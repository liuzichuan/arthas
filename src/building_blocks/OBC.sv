==> flow/design.v <==
module FIFO #(parameter DSIZE = 16,
               parameter ASIZE = 5)
  (output reg [DSIZE-1:0] rdata,
   output             wfull,
   output             rempty,
   output             wfull_almost,
   input  [DSIZE-1:0] wdata,
   input              winc, wclk, wrst_n,
   input              rinc, rclk, rrst_n);
  wire   [ASIZE-1:0] waddr, raddr;
  wire   [ASIZE:0]   wptr, rptr, wq2_rptr, rq2_wptr;
  wire [DSIZE-1:0] rdata__;
  sync_r2w # (.ADDRSIZE(ASIZE)) sync_r2w (.wq2_rptr(wq2_rptr), .rptr(rptr),
                        .wclk(wclk), .wrst_n(wrst_n));
  sync_w2r # (.ADDRSIZE(ASIZE)) sync_w2r (.rq2_wptr(rq2_wptr), .wptr(wptr),
                        .rclk(rclk), .rrst_n(rrst_n));
  fifomem #(DSIZE, ASIZE) fifomem
                          (.rdata(rdata__), .wdata(wdata),
                           .waddr(waddr), .raddr(raddr),
                           .wclken(winc), .wfull(wfull),
                           .wclk(wclk));
  rptr_empty #(ASIZE)     rptr_empty
                          (.rempty(rempty),
                           .raddr(raddr),
                           .rptr(rptr), .rq2_wptr(rq2_wptr),
                           .rinc(rinc), .rclk(rclk),
                           .rrst_n(rrst_n));
  wptr_full #(ASIZE)      wptr_full
                          (.wfull(wfull), .waddr(waddr),
                           .wptr(wptr), .wq2_rptr(wq2_rptr),
                           .winc(winc), .wclk(wclk),
                           .wrst_n(wrst_n), .wfull_almost(wfull_almost));
  always@(posedge rclk or negedge rrst_n) begin
    if (~rrst_n)
        rdata <= 0;
    else
        rdata <= rdata__;
  end
endmodule
module fifomem #(parameter  DATASIZE = 12,   
                 parameter  ADDRSIZE = 3)   
  (output  [DATASIZE-1:0]  rdata,
   input   [DATASIZE-1:0]  wdata,
   input   [ADDRSIZE-1:0]  waddr, raddr,
   input                   wclken, wfull, wclk);
    localparam DEPTH = 1<<ADDRSIZE;
    reg [DATASIZE-1:0] mem [0:DEPTH-1];
    assign rdata = mem[raddr];
    always @(posedge wclk)
      if (wclken && !wfull) mem[waddr] <= wdata;
endmodule
module rptr_empty #(parameter ADDRSIZE = 3)(
  output reg rempty,
  output     [ADDRSIZE-1:0] raddr,
  output reg [ADDRSIZE :0] rptr,
  input      [ADDRSIZE :0] rq2_wptr,
  input      rinc, rclk, rrst_n
  );
  reg [ADDRSIZE:0] rbin;
  wire [ADDRSIZE:0] rgraynext, rbinnext;
  always @(posedge rclk or negedge rrst_n)
    if (!rrst_n) {rbin, rptr} <= 0;
    else         {rbin, rptr} <= {rbinnext, rgraynext};
  assign raddr= rbin[ADDRSIZE-1:0];
  assign rbinnext = rbin + (rinc & ~rempty);
  assign rgraynext = (rbinnext>>1) ^ rbinnext;
  assign rempty_val = (rgraynext == rq2_wptr);
  always @(posedge rclk or negedge rrst_n)
    if (!rrst_n) rempty <= 1'b1;
    else         rempty <= rempty_val;
endmodule
module sync_r2w #(parameter ADDRSIZE = 3)(
  output reg [ADDRSIZE:0] wq2_rptr,
  input      [ADDRSIZE:0] rptr,
  input                   wclk, wrst_n
  );
  reg [ADDRSIZE:0] wq1_rptr;
  always @(posedge wclk or negedge wrst_n)
    if (!wrst_n) {wq2_rptr, wq1_rptr} <= 0;
    else         {wq2_rptr, wq1_rptr} <= {wq1_rptr,rptr};
endmodule
module sync_w2r #(parameter ADDRSIZE = 3)(
  output reg [ADDRSIZE:0] rq2_wptr,
  input      [ADDRSIZE:0] wptr,
  input
  rclk, rrst_n
  );
  reg [ADDRSIZE:0] rq1_wptr;
  always @(posedge rclk or negedge rrst_n)
    if (!rrst_n) {rq2_wptr,rq1_wptr} <= 0;
    else         {rq2_wptr,rq1_wptr} <= {rq1_wptr,wptr};
endmodule
module wptr_full #(parameter ADDRSIZE = 3)(
  output reg wfull,
  output wfull_almost,
  output     [ADDRSIZE-1:0] waddr,
  output reg [ADDRSIZE :0] wptr,
  input      [ADDRSIZE :0] wq2_rptr,
  input      winc, wclk, wrst_n
  );
  reg [ADDRSIZE:0] wbin;
  wire [ADDRSIZE:0] wgraynext, wbinnext;
  always @(posedge wclk or negedge wrst_n)
    if (!wrst_n) {wbin, wptr} <= 0;
    else         {wbin, wptr} <= {wbinnext, wgraynext};
  assign waddr = wbin[ADDRSIZE-1:0];
  assign wbinnext = wbin + (winc & ~wfull);
  assign wgraynext = (wbinnext>>1) ^ wbinnext;
  assign wfull_val = (wgraynext=={~wq2_rptr[ADDRSIZE:ADDRSIZE-1],
                                   wq2_rptr[ADDRSIZE-2:0]});
  assign wfull_almost = wfull_val;
  always @(posedge wclk or negedge wrst_n)
    if (!wrst_n) wfull <= 1'b0;
    else         wfull <= wfull_val;
endmodule
`timescale 1ns / 1ps
module OBC(
	clk_bus,
	rst_bus,
	w_req,
	w_req_en,
	tk_out_0,
	tk_out_1,
	mem2obc_en,
	obc2mem_w_addr,
	obc2mem_w_vld,
	obc2mem_w_data,
);
	parameter nPorts = 2;
	parameter wAddrWidth = 28;
	parameter wDataWidth = 64;
	parameter wReqWidth = 106;
	parameter wMaskWidth = 8;
	localparam FIFO_ASIZE = ($clog2(nPorts) > 2)? $clog2(nPorts) : 2;
	input clk_bus, rst_bus, w_req_en, mem2obc_en;
	input [wReqWidth-1:0] w_req;
	output tk_out_0;
	output tk_out_1;
	output [wAddrWidth-1:0] obc2mem_w_addr;
	output [wDataWidth-1:0] obc2mem_w_data;
	output obc2mem_w_vld;
	logic [wAddrWidth-1:0] pc2obc_addr;
	assign pc2obc_addr = w_req[wDataWidth+wMaskWidth+wAddrWidth-1:wDataWidth+wMaskWidth];
	logic [wDataWidth-1:0] pc2obc_data_mask;
	assign pc2obc_data_mask = w_req[wDataWidth+wMaskWidth-1:wDataWidth];
	logic [wDataWidth-1:0] pc2obc_data;
	assign pc2obc_data = w_req[wDataWidth-1:0];
	assign obc2mem_w_data = (fifo_sel)? obc2mem_data_1: obc2mem_data_2;
	assign obc2mem_w_addr = (fifo_sel)? obc2mem_addr_1: obc2mem_addr_2;
	assign obc2mem_w_vld = ~w_addr_fifo_empty;
	logic tk_count;
	always@(posedge clk_bus) begin
		if (~rst_bus) begin
			tk_count <= 0;
		end
		else if (~(w_addr_fifo_full_almost || w_addr_fifo_full)) begin
			tk_count = (tk_count < nPorts-1)? tk_count + 1 : 0;
		end
	end
	logic fifo_sel;
	always@(posedge clk_bus) begin
		if (~rst_bus) begin
			fifo_sel <= 0;
		end
		else if ((w_addr_fifo_full_almost || w_addr_fifo_full) && w_req_en && fifo_sel == 0) begin
			fifo_sel = ~fifo_sel;
		end
		else if ((w_addr_fifo_full_almost || w_addr_fifo_full) && w_req_en && fifo_sel == 1) begin
			fifo_sel = ~fifo_sel;
		end
	end
	logic w_addr_fifo_full;
	assign w_addr_fifo_full = (~fifo_sel)? w_addr_fifo_full_1: w_addr_fifo_full_2;
	logic w_addr_fifo_empty;
	assign w_addr_fifo_empty = (fifo_sel)? w_addr_fifo_empty_1: w_addr_fifo_empty_2;
	logic w_addr_fifo_full_almost;
	assign w_addr_fifo_full_almost = (~fifo_sel)? w_addr_fifo_full_almost_1: w_addr_fifo_full_almost_2;
	logic [wAddrWidth-1:0] pc2ibc_addr;
	assign obc2mem_addr = (fifo_sel)? obc2mem_addr_1: obc2mem_addr_2;
	logic w_addr_fifo_full_1;
	logic w_addr_fifo_empty_1;
	logic w_addr_fifo_full_almost_1;
	logic mem2obc_addr_en_1;
	logic w_req_en_1;
	logic [wAddrWidth-1:0] obc2mem_addr_1;
	logic [wAddrWidth-1:0] pc2obc_addr_1;
	assign w_req_en_1 = (~fifo_sel)? w_req: 0;
	assign mem2obc_addr_en_1 = (fifo_sel)? mem2obc_en: 0;
	assign pc2obc_addr_1 = (~fifo_sel)? pc2obc_addr: 0;
	FIFO # (.DSIZE(wAddrWidth), .ASIZE(FIFO_ASIZE)) w_addr_fifo_1(.wclk(clk_bus), .rclk(clk_bus), .wrst_n(rst_bus), .rrst_n(rst_bus), .winc(w_req_en_1), .rinc(mem2obc_addr_en_1), .wfull(w_addr_fifo_full_1), .rempty(w_addr_fifo_empty_1), .wfull_almost(w_addr_fifo_full_almost_1), .rdata(obc2mem_addr_1), .wdata(pc2obc_addr_1));
	logic w_addr_fifo_full_2;
	logic w_addr_fifo_empty_2;
	logic w_addr_fifo_full_almost_2;
	logic mem2obc_addr_en_2;
	logic w_req_en_2;
	logic [wAddrWidth-1:0] obc2mem_addr_2;
	logic [wAddrWidth-1:0] pc2obc_addr_2;
	assign w_req_en_2 = (fifo_sel)? w_req: 0;
	assign mem2obc_addr_en_2 = (~fifo_sel)? mem2obc_en: 0;
	assign pc2obc_addr_2 = (fifo_sel)? pc2obc_addr: 0;
	FIFO # (.DSIZE(wAddrWidth), .ASIZE(FIFO_ASIZE)) w_addr_fifo_2(.wclk(clk_bus), .rclk(clk_bus), .wrst_n(rst_bus), .rrst_n(rst_bus), .winc(w_req_en_2), .rinc(mem2obc_addr_en_2), .wfull(w_addr_fifo_full_2), .rempty(w_addr_fifo_empty_2), .wfull_almost(w_addr_fifo_full_almost_2), .rdata(obc2mem_addr_2), .wdata(pc2obc_addr_2));
	logic data_fifo_full;
	assign data_fifo_full = (~fifo_sel)? data_fifo_full_1: data_fifo_full_2;
	logic data_fifo_empty;
	assign data_fifo_empty = (~fifo_sel)? data_fifo_empty_1: data_fifo_empty_2;
	logic data_fifo_full_almost;
	assign data_fifo_full_almost = (~fifo_sel)? data_fifo_full_almost_1: data_fifo_full_almost_2;
	logic data_fifo_full_1;
	logic data_fifo_empty_1;
	logic data_fifo_full_almost_1;
	logic mem2obc_data_en_1;
	logic [wDataWidth-1:0] obc2mem_data_1;
	logic [wDataWidth-1:0] pc2obc_data_1;
	assign pc2obc_data_1 = (~fifo_sel)? pc2obc_data: 0;
	assign mem2obc_data_en_1 = (fifo_sel)? mem2obc_en: 0;
	FIFO # (.DSIZE(wReqWidth-wAddrWidth), .ASIZE(FIFO_ASIZE)) data_fifo_1(.wclk(clk_bus), .rclk(clk_bus), .wrst_n(rst_bus), .rrst_n(rst_bus), .winc(w_req_en_1), .rinc(mem2obc_data_en_1), .wfull(data_fifo_full_1), .rempty(data_fifo_empty_1), .wfull_almost(data_fifo_full_almost_1), .rdata(obc2mem_data_1), .wdata(pc2obc_data_1));
	logic data_fifo_full_2;
	logic data_fifo_empty_2;
	logic data_fifo_full_almost_2;
	logic mem2obc_data_en_2;
	logic [wDataWidth-1:0] obc2mem_data_2;
	logic [wDataWidth-1:0] pc2obc_data_2;
	assign pc2obc_data_2 = (fifo_sel)? pc2obc_data: 0;
	assign mem2obc_data_en_2 = (~fifo_sel)? mem2obc_en: 0;
	FIFO # (.DSIZE(wReqWidth-wAddrWidth), .ASIZE(FIFO_ASIZE)) data_fifo_2(.wclk(clk_bus), .rclk(clk_bus), .wrst_n(rst_bus), .rrst_n(rst_bus), .winc(w_req_en_2), .rinc(mem2obc_data_en_2), .wfull(data_fifo_full_2), .rempty(data_fifo_empty_2), .wfull_almost(data_fifo_full_almost_2), .rdata(obc2mem_data_2), .wdata(pc2obc_data_2));
	assign tk_out_0 = (tk_count == -1 && ~w_addr_fifo_full_almost && ~w_addr_fifo_full)? 1: 0;
	assign tk_out_1 = (tk_count == 0 && ~w_addr_fifo_full_almost && ~w_addr_fifo_full)? 1: 0;
endmodule
# Reports on OBC

Tool output for the design above, in the order of the flow.
Line numbers count from 1 in the design file above.
Operators: Yosys type, input widths -> output width; for muxes data width and select width s.
A cell with - has no value.

Top module: OBC
Clock port: clk_bus
Library: sky130hd
Timing corner: tt_025C_1v80

# Word-level counts

Counts by Yosys on the flattened word-level netlist (proc, flatten, opt, wreduce; memories kept). Register bits leave out memories and registers merged into their read ports (data or address). Print and check cells are left out.
Memory sizes are those after Yosys's memory passes, which may raise the word count (mostly to a power of two), join words into wider ones and drop unused or constant bits.

Memories kept: 4
Input port bits: 110
Word width x clocked read ports: 212
Output and inout port bits: 95
Memory bits (writable): 848
Flip-flop bits (word level): 106
Word-level cells: 145

Magnitude comparators: 1
$add $sub $neg: 9
Mux-type cells: 29
Bitwise gates (word level): 33
Reduce/logical cells: 19
Equality and inequality tests: 8

Memory list:

| memory                    | depth | width | rd ports | wr ports | line | RTL |
| data_fifo_1.fifomem.mem   | 4     | 78    | 1        | 1        | 47   | `reg [DATASIZE-1:0] mem [0:DEPTH-1];` |
| data_fifo_2.fifomem.mem   | 4     | 78    | 1        | 1        | 47   |  |
| w_addr_fifo_1.fifomem.mem | 4     | 28    | 1        | 1        | 47   |  |
| w_addr_fifo_2.fifomem.mem | 4     | 28    | 1        | 1        | 47   |  |

Operator list:

| operator            | number |
| $mux 64             | 3 |
| $mux 78             | 2 |
| $mux 28             | 5 |
| $and 1x3->3         | 8 |
| $not 1->3           | 8 |
| $xor 2x3->3         | 8 |
| $add 3x3->3         | 8 |
| $eq 3x3->1          | 8 |
| $mux 1              | 15 |
| $logic_and 1x1->1   | 9 |
| $logic_not 1->1     | 8 |
| $not 2->2           | 4 |
| $mux 2              | 4 |
| $not 1->1           | 5 |
| $reduce_bool 2->1   | 1 |
| $add 1x1->1 const B | 1 |
| $lt 1x1->1 const B  | 1 |
| $logic_or 1x1->1    | 1 |

# Logic depth

Longest topological path by Yosys (ltp), each cell counted once; first at word level (registers and memories cut), then after technology mapping (sequential cells cut; the memories' decode and read muxes count).

Depth in word-level cells: 11
ABC_AREA: 0
Depth in mapped cells: 12
Depth with buffers taken out: 11

# Synthesis result

Yosys stat after the flow's synthesis: flattened, memories mapped to cells. It holds for the ABC_AREA given above (unset counts as 0); a run with the other value may have another netlist.

Mapped cells: 1709
Sequential area: 0.029153 mm²
Chip area (Yosys): 0.0369167 mm²
Buffers: 72
Flip-flop cells: 1018

Cell types:

| cell                      | number | area in all (µm²) |
| sky130_fd_sc_hd__edfxtp_1 | 736    | 2.21E+04 |
| sky130_fd_sc_hd__dfrtp_1  | 276    | 6.91E+03 |
| sky130_fd_sc_hd__mux4_2   | 184    | 4.14E+03 |
| sky130_fd_sc_hd__mux2_2   | 92     | 1.04E+03 |
| sky130_fd_sc_hd__and2_1   | 91     | 569.296 |
| sky130_fd_sc_hd__nor2b_1  | 91     | 569.296 |
| sky130_fd_sc_hd__ha_1     | 18     | 225.216 |
| sky130_fd_sc_hd__xor2_1   | 24     | 210.202 |
| sky130_fd_sc_hd__clkbuf_1 | 36     | 135.13 |
| sky130_fd_sc_hd__buf_2    | 25     | 125.12 |
| sky130_fd_sc_hd__dfstp_2  | 4      | 105.101 |
| sky130_fd_sc_hd__nor2_1   | 22     | 82.579 |
| sky130_fd_sc_hd__xnor2_1  | 9      | 78.826 |
| sky130_fd_sc_hd__and3_1   | 12     | 75.072 |
| sky130_fd_sc_hd__nand3b_1 | 9      | 67.565 |
| sky130_fd_sc_hd__o31ai_1  | 6      | 45.043 |
| sky130_fd_sc_hd__nand2b_1 | 7      | 43.792 |
| sky130_fd_sc_hd__dfxtp_1  | 2      | 40.038 |

Other cell types: 17; their cells: 65.
By module: a second synthesis without flattening, with its own total; a netlist apart from the flattened one above.

Cells (unflattened synthesis): 1894
Area total of the unflattened synthesis: 0.0422255 mm²

Each row is one instance without its submodules.

Modules:

| module                  | sequential area (mm²) | cells | times used | area (mm²) |
| fifomem                 | 0.009369              | 412   | 2          | 0.0113121 |
| fifomem                 | 0.0033632             | 150   | 2          | 0.004129 |
| FIFO                    | 0.0019519             | 78    | 2          | 0.0019519 |
| OBC                     | 0.00004               | 326   | 1          | 0.0025299 |
| FIFO                    | 0.0007007             | 28    | 2          | 0.0007007 |
| rptr_empty (ADDRSIZE=2) | 0.0001514             | 23    | 4          | 0.0002903 |
| wptr_full (ADDRSIZE=2)  | 0.0001501             | 23    | 4          | 0.0002865 |
| sync_r2w (ADDRSIZE=2)   | 0.0001501             | 6     | 4          | 0.0001501 |
| sync_w2r (ADDRSIZE=2)   | 0.0001501             | 6     | 4          | 0.0001501 |

# Worst setup path after synthesis

OpenSTA on the mapped netlist: ideal clock, no wires. The path of least setup slack (recovery checks aside). Input and output delay are each 20% of the period. Register names are those of the netlist, which keeps one name where synthesis merged equal registers.

Path kind: input-to-reg
From: input port w_req[0]
To: memory data_fifo_2.fifomem.mem[1][0]
Time at the first pin: 2.240 ns
Required time: 10.534 ns
Library setup time: 0.666 ns
Arrival time: 9.000 ns
Clock period: 11.2 ns
Path buffers: 0
External input delay: 2.240 ns
Slack: 1.534 ns
Delay of the path: 7.426 ns
Stages on the path: 2
Synthesis period reached: 9.666 ns

"delay of the path" is the arrival time less input delay plus setup time.
"stages on the path": output pins that drive a net of the path, with the launching flip-flop's if there is one; two outputs of one cell count as two.
"synthesis period reached" is the clock period less the worst setup slack; recovery checks do not enter. This is arithmetic on one report: input and output delays are still those of the set period (20% each).
Between the ends stands the longest chain of elaborated cells between them, by number of cells; it is not shown to be the way that was timed. Of several equally long chains one is given.
A line is the first line of the expression or statement that the cell stems from. Yosys adds cells for indexed reads and writes and turns some case tables into memories.
Only ways into the end's enable, where the timed path ends, are counted here.

Cell sequence: sky130_fd_sc_hd__nand2_1 -> sky130_fd_sc_hd__nor4b_1
Length of the longest elaborated chain: 3
Elaborated cells on any way between the ends: 4
RTL lines with such cells: 2
Classes of those cells: mux (3); reduce/logical (1)

Ends and longest elaborated chain, post-synthesis:

| what              | line | RTL |
| from (decl)       | 136  | `input [wReqWidth-1:0] w_req;` |
| $mux 1            | 198  | `assign w_req_en_2 = (fifo_sel)? w_req: 0;` |
| $logic_and 1x1->1 | 50   | `if (wclken && !wfull) mem[waddr] <= wdata;` |
| $mux 2            | 50   |  |
| to (decl)         | 47   | `reg [DATASIZE-1:0] mem [0:DEPTH-1];` |

# Worst path after layout

Path of least setup slack in the final report of run 1 (OpenROAD, finished layout, wires in). Where an end is a register, its clock arrival counts in the times.

Path kind: input-to-output
From: input port w_req[0]
To: output port tk_out_1
Path buffers: 2
Clock period: 15.9 ns
Slack: 6.63 ns
External input delay: 3.18 ns
Required time: 12.72 ns
Arrival time: 6.09 ns
Time at the first pin: 3.18 ns
Output delay: 3.18 ns
Stages on the path: 11

Between the ends stands the longest chain of elaborated cells between them, by number of cells; it is not shown to be the way that was timed. Of several equally long chains one is given.

Cell sequence: sky130_fd_sc_hd__clkdlybuf4s50_1 -> sky130_fd_sc_hd__nand2_1 -> sky130_fd_sc_hd__nor2_1 -> sky130_fd_sc_hd__ha_1 -> sky130_fd_sc_hd__ha_1 -> sky130_fd_sc_hd__xnor2_1 -> sky130_fd_sc_hd__and3_1 -> sky130_fd_sc_hd__o21ai_2 -> sky130_fd_sc_hd__a221oi_2 -> sky130_fd_sc_hd__nor2_1 -> sky130_fd_sc_hd__clkdlybuf4s50_1
Length of the longest elaborated chain: 10
Elaborated cells on any way between the ends: 15
Classes of those cells: add/sub (2); eq/ne (2); mux (4); logic (5); reduce/logical (2)

Ends and longest elaborated chain, after layout:

| what                 | line | RTL |
| from (decl)          | 136  | `input [wReqWidth-1:0] w_req;` |
| $mux 1               | 187  | `assign w_req_en_1 = (~fifo_sel)? w_req: 0;` |
| $and 1x3->3          | 107  | `assign wbinnext = wbin + (winc & ~wfull);` |
| $add 3x3->3          | 107  |  |
| $xor 2x3->3          | 108  | `assign wgraynext = (wbinnext>>1) ^ wbinnext;` |
| $eq 3x3->1           | 109  | `assign wfull_val = (wgraynext=={~wq2_rptr[ADDRSIZE:ADDRSIZE-1],` |
| $mux 1               | 177  | `assign w_addr_fifo_full_almost = (~fifo_sel)? w_addr_fifo_full_almost_1: w_addr_fifo_full_almost_2;` |
| $not 1->1            | 227  | `assign tk_out_1 = (tk_count == 0 && ~w_addr_fifo_full_almost && ~w_addr_fifo_full)? 1: 0;` |
| $logic_and 1x1->1 x2 | 227  |  |
| $mux 1               | 227  |  |
| to (decl)            | 138  | `output tk_out_1;` |

Memo
Re: implementation data of OBC

OBC through Yosys and OpenROAD on sky130hd: 2 stored runs, unordered, with their settings and measured results. The constraints put input and output delay at 20% of the set period each and load the outputs with 0.01 pF.
"critical setup path time" means the part of the period allowed to the worst setup path (the constraints hold back 20% at inputs and 20% at outputs) less its slack; where the path has registers, the arrival times of their clocks count too.
"power consumption" rests on the timing tool's default activity at the inputs, not on a simulated workload.
Among the settings, . means not set for that run.

| item                                      | run 1           | run 2           |
| period_ns                                 | 15.9            | 15.8            |
| CORE_UTILIZATION                          | 50              | 40              |
| SETUP_SLACK_MARGIN                        | 1.62            | .               |
| PLACE_DENSITY                             | 0.42            | .               |
| CORE_ASPECT_RATIO                         | 1.69            | .               |
| GPL_ROUTABILITY_DRIVEN                    | 1               | .               |
| CTS_CLUSTER_SIZE                          | 67              | .               |
| SLEW_MARGIN                               | 30              | 20              |
| CAP_MARGIN                                | 20              | 20              |
| CORE_MARGIN                               | 2               | 2               |
| total negative setup slack (ns)           | 0.000           | 0.000           |
| worst setup slack after layout (ns)       | 6.626           | 6.469           |
| worst hold slack in the final report (ns) | 0.347           | 0.313           |
| netlist area reported by Yosys (mm²)      | 0.0369167       | 0.0369167       |
| standard-cell area after layout (mm²)     | 0.0433353       | 0.0439396       |
| power consumption (mW)                    | 8.055           | 8.330           |
| die area (mm²)                            | 0.0760975       | 0.0947378       |
| critical setup path time (ns)             | 2.91            | 3.01            |
| critical path kind                        | input-to-output | input-to-output |
