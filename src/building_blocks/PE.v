==> flow/design.v <==
`timescale 1ns / 1ps
module PE(
    clk,
    rst,
    start,
    iconfig,
    config_en,
    in_en,
    weight,
    feature,
    ipsum,
    opsum,
    out_en
    );
    parameter WIDTH = 16;
    parameter MAX_nPERIOD = 8;
    parameter MAX_nLMAC = 3*512*8;
    parameter MAX_nSHFT = 192;
    localparam CONF_REG_LEN = $clog2(MAX_nPERIOD) + $clog2(MAX_nLMAC) + $clog2(MAX_nSHFT);
    localparam MAC_CNT_WIDTH = (MAX_nLMAC > MAX_nSHFT)? MAX_nLMAC:MAX_nSHFT;
    localparam M_WIDTH = WIDTH*2;
    localparam A_WIDTH = M_WIDTH+1;
    input clk, rst, start, iconfig, config_en, in_en;
    input [WIDTH-1:0] weight, feature;
    input [A_WIDTH-1:0] ipsum;
    output logic [A_WIDTH-1:0] opsum;
    output logic out_en;
    localparam S0 = 0; localparam S1 = 1; localparam S2 = 2; localparam S0p = 3;
    reg [CONF_REG_LEN-1:0] configs;
    always@(posedge clk) begin
        if (rst == 0) begin
            configs <= 0;
        end
        else if (config_en == 1 && state == S0) begin
            configs <= {iconfig, configs[CONF_REG_LEN-1:1]};
        end
    end
    logic [$clog2(MAX_nPERIOD)-1:0] config_nPeriod;
    assign config_nPeriod = configs[CONF_REG_LEN-1:CONF_REG_LEN-$clog2(MAX_nPERIOD)];
    logic [$clog2(MAX_nLMAC)-1:0] config_nLMAC;
    assign config_nLMAC = configs[CONF_REG_LEN-$clog2(MAX_nPERIOD)-1:CONF_REG_LEN-$clog2(MAX_nPERIOD)-$clog2(MAX_nLMAC)];
    logic [$clog2(MAX_nSHFT)-1:0] config_nSHFT;
    assign config_nSHFT = configs[CONF_REG_LEN-$clog2(MAX_nPERIOD)-$clog2(MAX_nLMAC)-1:0];
    reg [1:0] state;
    always@(posedge clk) begin
        if (rst == 0) begin
            state <= S0;
        end
        else begin
            case (state)
                S0: begin
                        if (start) begin
                            state <= S0p;
                        end
                    end
                S0p: begin
                        if (in_en) begin
                            state <= S1;
                        end
                     end
                S1: begin
                        if (!(mac_count < config_nLMAC-1)) begin
                            state <= S2;
                        end 
                        else begin
                            if (~in_en) begin
                                state <= S0p;
                            end
                        end
                    end
                S2: begin
                        if (!(mac_count < config_nSHFT-1)) begin
                            if (period_count < config_nPeriod-1) begin
                                state <= S0p;
                            end
                            else begin
                                state <= S0;
                            end
                        end
                    end
            endcase
        end
    end
    reg [$clog2(MAC_CNT_WIDTH)-1:0] mac_count;
    always@(posedge clk) begin
        if (~rst) begin
            mac_count <= 0;
        end
        else begin
            if (state == S1) begin
                if (mac_count < config_nLMAC-1) begin
                    mac_count <= mac_count + 1;
                end
                else begin
                    mac_count <= 0;
                end
            end
            else if (state == S2) begin
                if (mac_count < config_nSHFT-1) begin
                    mac_count <= mac_count + 1;
                end
                else begin
                    mac_count <= 0;
                end
            end
            else begin
                mac_count <= 0;
            end
        end
    end
    reg [$clog2(MAX_nPERIOD)-1:0] period_count;
    always@(posedge clk) begin
        if (rst == 0) begin
            period_count <= 0;
        end
        else if (state == S0) begin
            period_count <= 0;
        end
        else if (state == S2 && (!(mac_count == MAX_nSHFT-1))) begin
            if (period_count < config_nPeriod-1) begin
                period_count <= period_count + 1;
            end
            else begin
                period_count <= 0;
            end
        end
    end
    logic A;
    always@(state) begin
        if (state == S1 || state == S0p) begin
            A = 1;
        end
        else begin
            A = 0;
        end
    end
    logic B;
    always@(state) begin
        if (state == S1 || state == S0p) begin
            B = 1;
        end
        else begin
            B = 0;
        end
    end
    logic C;
    always@(posedge clk) begin
        if (state == S1 || state == S0p) begin
            C = 1;
        end
        else begin
            C = 0;
        end
    end
    logic D;
    always@(posedge clk) begin
        if (state == S1) begin
            D = 1;
        end
        else begin
            D = 0;
        end
    end
    logic E;
    always@(state) begin
        if (state == S2) begin
            E = 1;
        end
        else begin
            E = 0;
        end
    end
    always@(posedge clk) begin
        out_en <= (state == S2)? 1:0;
    end
    logic [WIDTH-1:0] weight_reg;
    always@(posedge clk) begin
        if (rst == 0) begin
            weight_reg <= 0;
        end
        else if (A && in_en) begin
            weight_reg <= weight;
        end
        else begin
            weight_reg <= 0;
        end
    end
    logic [WIDTH-1:0] feature_reg;
    always@(posedge clk) begin
        if (rst == 0) begin
            feature_reg <= 0;
        end
        else if (A && in_en) begin
            feature_reg <= feature;
        end 
        else begin
            feature_reg <= 0;
        end
    end
    reg [M_WIDTH-1:0] m_reg;
    always@(posedge clk) begin
        if (rst == 0) begin
            m_reg <= 0;
        end
        else begin
            m_reg <= weight_reg * feature_reg;
        end
    end
    logic [A_WIDTH-1:0] a_wire;
    always@(m_reg or psum_mux) begin
        a_wire <= m_reg + psum_mux;
    end
    reg [A_WIDTH-1:0] psum_reg;
    always@(posedge clk) begin
        if (rst == 0) begin
            psum_reg <= 0;
        end
        else begin
            psum_reg <= a_wire;
        end
    end
    logic [A_WIDTH-1:0] psum_mux;
    always@(psum_reg or C) begin
        if (C == 1) begin
            psum_mux <= psum_reg;
        end
        else begin
            psum_mux <= 0;
        end
    end
    logic [A_WIDTH-1:0] opsum_mux;
    always@(a_wire or ipsum_reg or D) begin
        if (D == 1) begin
            opsum_mux <= a_wire;
        end
        else begin
            opsum_mux <= ipsum_reg;
        end
    end
    always@(posedge clk) begin
        if (rst == 0) begin
            opsum <= 0;
        end
        else begin
         opsum <= opsum_mux;
        end
    end
    reg [A_WIDTH-1:0] ipsum_reg;
    always@(posedge clk) begin
        if (rst == 0) begin
            ipsum_reg <= 0;
        end
        else begin
         ipsum_reg <= ipsum_mux;
        end
    end
    logic [A_WIDTH-1:0] ipsum_mux;
    always@(a_wire or ipsum_reg or D or E) begin
        if (E == 1) begin
            ipsum_mux <= ipsum;
        end
        else begin
            ipsum_mux <= ipsum_reg;
        end
    end
endmodule
# Reports on PE
# Tool output for the design above, in the order of the flow.
# Lines are those of the file above, counted from 1.
# Operators: Yosys type, input widths -> output width; for muxes data width and select width s.
# Library cell names are shortened.
# Not given: --
[setup]
top_module = "PE"
clock_port = "clk"
library = "sky130hd"
pvt_corner = "tt_025C_1v80"

# Word-level counts
# Counts by Yosys on the flattened word-level netlist (proc, flatten, opt, wreduce; memories kept). Register bits leave out memories and registers merged into their read ports (data or address). Print and check cells are left out.
[bits]
regBits = 210
in_bits = 71
out_inout_bits = 34
word_cells = 60
[classes]
n_addsub = 6
mul = 1
cmp = 3
n_eq = 8
muxes = 18
bitwise = 1
n_reduce_logical = 10
[ops]
columns = ["cell", "n"]
rows = [
  ["$mul 16x16->32", 1],
  ["$mux 33", 2],
  ["$lt 14x32->1", 2],
  ["$mux 14", 4],
  ["$add 32x33->33", 1],
  ["$lt 3x32->1", 1],
  ["$sub 14x1->15 const B", 1],
  ["$add 14x1->14 const B", 1],
  ["$eq 14x8->1 const B", 1],
  ["$mux 2", 6],
  ["$sub 8x1->9 const B", 1],
  ["$pmux 2 s4", 1],
  ["$ne 2x2->1 const B", 3],
  ["$reduce_and 5->1", 1],
  ["$eq 2x2->1 const B", 2],
  ["$sub 3x1->4 const B", 1],
  ["$reduce_bool 4->1", 1],
  ["$mux 1", 4],
  ["$logic_and 1x1->1", 3],
  ["$add 3x1->3 const B", 1],
  ["$ne 3x3->1 const B", 1],
  ["$mux 3", 1],
  ["$eq 2x1->1 const B", 1],
  ["$logic_not 2->1", 1],
  ["$reduce_and 2->1", 1],
  ["$reduce_or 2->1", 1],
  ["$logic_or 1x1->1", 1],
  ["$not 1->1", 1],
  ["$logic_not 1->1", 1],
]

# Longest topological paths
# Longest topological path by Yosys (ltp), each cell counted once; first at word level (registers and memories cut), then after technology mapping (sequential cells cut; the memories' decode and read muxes count).
[depth]
word_depth = 5
ABC_AREA = 0
mapped_depth = 25
depth_no_buf = 23

# Mapped cells and area
# The flow's flattened synthesis, as Yosys stat reports it; memories are mapped. The netlist is that of the ABC_AREA named above (0 if unset); the other value can give another one.
# Totals and module areas in this step are rounded.
[synth_totals]
mapped_cells = 2055
mapped_area_mm2 = 0.01811
seqArea_mm2 = 0.004244
flip_flops = 212
buffers = 90
[types]
columns = ["type", "n", "area_total_um2"]
rows = [
  ["dfxtp_1", 212, 4244.07],
  ["fa_1", 195, 3.9E+03],
  ["ha_1", 169, 2.11E+03],
  ["and2_1", 214, 1.34E+03],
  ["inv_1", 256, 960.922],
  ["nand2_1", 235, 882.096],
  ["mux2i_1", 57, 570.547],
  ["nor2_1", 143, 536.765],
  ["a21oi_1", 101, 505.485],
  ["xnor2_1", 47, 411.645],
  ["a21o_1", 43, 322.81],
  ["xor2_1", 35, 306.544],
  ["clkbuf_1", 81, 304.042],
  ["o21ai_0", 42, 210.202],
  ["nand3_1", 32, 160.154],
  ["nor3_1", 23, 115.11],
  ["nand4_1", 17, 106.352],
  ["o21a_1", 12, 90.086],
]
# Not listed: further types 45, cells in them 141.

# Path before layout
# Source: OpenSTA report_checks on the synthesized netlist (no wires, ideal clock, input and output delay 20% of the period each), path of least setup slack; recovery checks are left aside. Register names are those of the netlist, which keeps one name where synthesis merged equal registers.
[synth_path]
path_kind = "reg-to-reg"
start = "register weight_reg[8]"
end = "register m_reg[31]"
tclk_ps = 6140
setup_ps = 79
launch_ps = 0
arrival_time_ps = 5929
t_required_ps = 6061
setup_slack_ps = 133
path_delay_ps = 6008
path_stages = 23
period_less_setup_slack_ps = 6007
# "path_delay_ps" is the arrival time less input delay plus setup time.
# "path_stages" counts driving pins, that of a launching flip-flop among them; a cell with two outputs on the path counts twice.
# "period_less_setup_slack_ps" is the clock period less the worst setup slack; recovery checks do not enter. This is arithmetic on one report: input and output delays are still those of the set period (20% each).
# Between the ends stands the longest chain of elaborated cells between them, by number of cells; it is not shown to be the way that was timed. Of several equally long chains one is given.
# A line is the first line of the expression or statement that the cell stems from. Yosys adds cells for indexed reads and writes and turns some case tables into memories.
# A register here has more assigning lines than the two given.
[synth_between]
cell_sequence = "dfxtp_1 clkbuf_1 nand2_1 fa_1 fa_1 fa_1 fa_1 inv_1 fa_1 inv_1 fa_1 inv_1 ha_1 clkbuf_1 and3_1 a221oi_1 and3_1 o31ai_1 and3b_1 o21ai_1 a21oi_1 o21a_1 o211ai_1"
elab_chain_len = 1
cells_between = 1
lines_between = 1
cone_classes = "mul (1)"
[synth_rtl]
columns = ["item", "line_no", "source"]
rows = [
  ["start, declared", 176, "logic [WIDTH-1:0] weight_reg;"],
  ["start, assigned", 179, "weight_reg <= 0;"],
  ["start, assigned", 182, "weight_reg <= weight;"],
  ["$mul 16x16->32", 206, "m_reg <= weight_reg * feature_reg;"],
  ["end, assigned", 203, "m_reg <= 0;"],
  ["end, assigned", 206, ""],
  ["end, declared", 200, "reg [M_WIDTH-1:0] m_reg;"],
]

# Timing after layout
# From the final timing report of run B: the path of least setup slack in the routed layout; clock arrival at registers is part of the times.
# The path's times are printed in steps of 10 ps; the period is the one set.
[layout_path]
path_kind = "reg-to-reg"
start = "register weight_reg[8]"
end = "register m_reg[31]"
tclk_ps = 7170
setup_ps = 70
launch_ps = 530
arrival_time_ps = 6950
t_required_ps = 7620
setup_slack_ps = 670
path_stages = 22
# Between the ends stands the longest chain of elaborated cells between them, by number of cells; it is not shown to be the way that was timed. Of several equally long chains one is given.
# A register here has more assigning lines than the two given.
[layout_between]
cell_sequence = "dfxtp_1 nand2_1 fa_1 fa_1 fa_1 fa_1 inv_1 fa_1 inv_1 fa_1 inv_1 ha_1 and3_1 a221oi_1 buf_4 and3_1 o31ai_1 and3b_1 o21ai_1 a21oi_1 o21a_1 o211ai_1"
elab_chain_len = 1
cells_between = 1
lines_between = 1
cone_classes = "mul (1)"
[layout_rtl]
columns = ["item", "line_no", "source"]
rows = [
  ["start, declared", 176, "logic [WIDTH-1:0] weight_reg;"],
  ["start, assigned", 179, "weight_reg <= 0;"],
  ["start, assigned", 182, "weight_reg <= weight;"],
  ["$mul 16x16->32", 206, "m_reg <= weight_reg * feature_reg;"],
  ["end, assigned", 203, "m_reg <= 0;"],
  ["end, assigned", 206, ""],
  ["end, declared", 200, "reg [M_WIDTH-1:0] m_reg;"],
]

# Top module PE; platform sky130hd; tools Yosys and OpenROAD; 2 stored runs in no particular order. Input and output delays are each 20% of the period that was set; the output load is 0.01 pF.
# By "clock_period_reached_ps" is meant the clock period of the run minus its worst setup slack. This is arithmetic on one report: input and output delays are still those of the set period (20% each).
# "design_power_uw" rests on the timing tool's default activity at the inputs, not on a simulated workload.
# The results are shown rounded.

[[run]]
name = "run A"
[run.settings]
period_ns = 6.57
CORE_UTILIZATION = 64
SETUP_SLACK_MARGIN = 0.34
PLACE_DENSITY = 0.8
CORE_ASPECT_RATIO = 1.54
CELL_PAD_IN_SITES_GLOBAL_PLACEMENT = 0
CELL_PAD_IN_SITES_DETAIL_PLACEMENT = 2
TNS_END_PERCENT = 65
GPL_TIMING_DRIVEN = 0
CTS_CLUSTER_DIAMETER = 367
CAP_MARGIN = 20
CORE_MARGIN = 2
SLEW_MARGIN = 20
[run.results]
outcome = "no final report: placement broke off with DPL-0033"

[[run]]
name = "run B"
[run.settings]
period_ns = 7.17
CORE_UTILIZATION = 43
PLACE_DENSITY_LB_ADDON = 0.26
CORE_ASPECT_RATIO = 1.96
CORE_MARGIN = 2
CELL_PAD_IN_SITES_DETAIL_PLACEMENT = 0
TNS_END_PERCENT = 80
CTS_CLUSTER_SIZE = 87
SLEW_MARGIN = 15
MIN_ROUTING_LAYER = "met1"
CAP_MARGIN = 20
[run.results]
final_cell_area_mm2 = 0.02027
worstSetupSlack_ps = 672
tns_setup_ps = 0
clock_period_reached_ps = 6498
ys_area_mm2 = 0.01811
design_power_uw = 2502
dieArea_mm2 = 0.04388
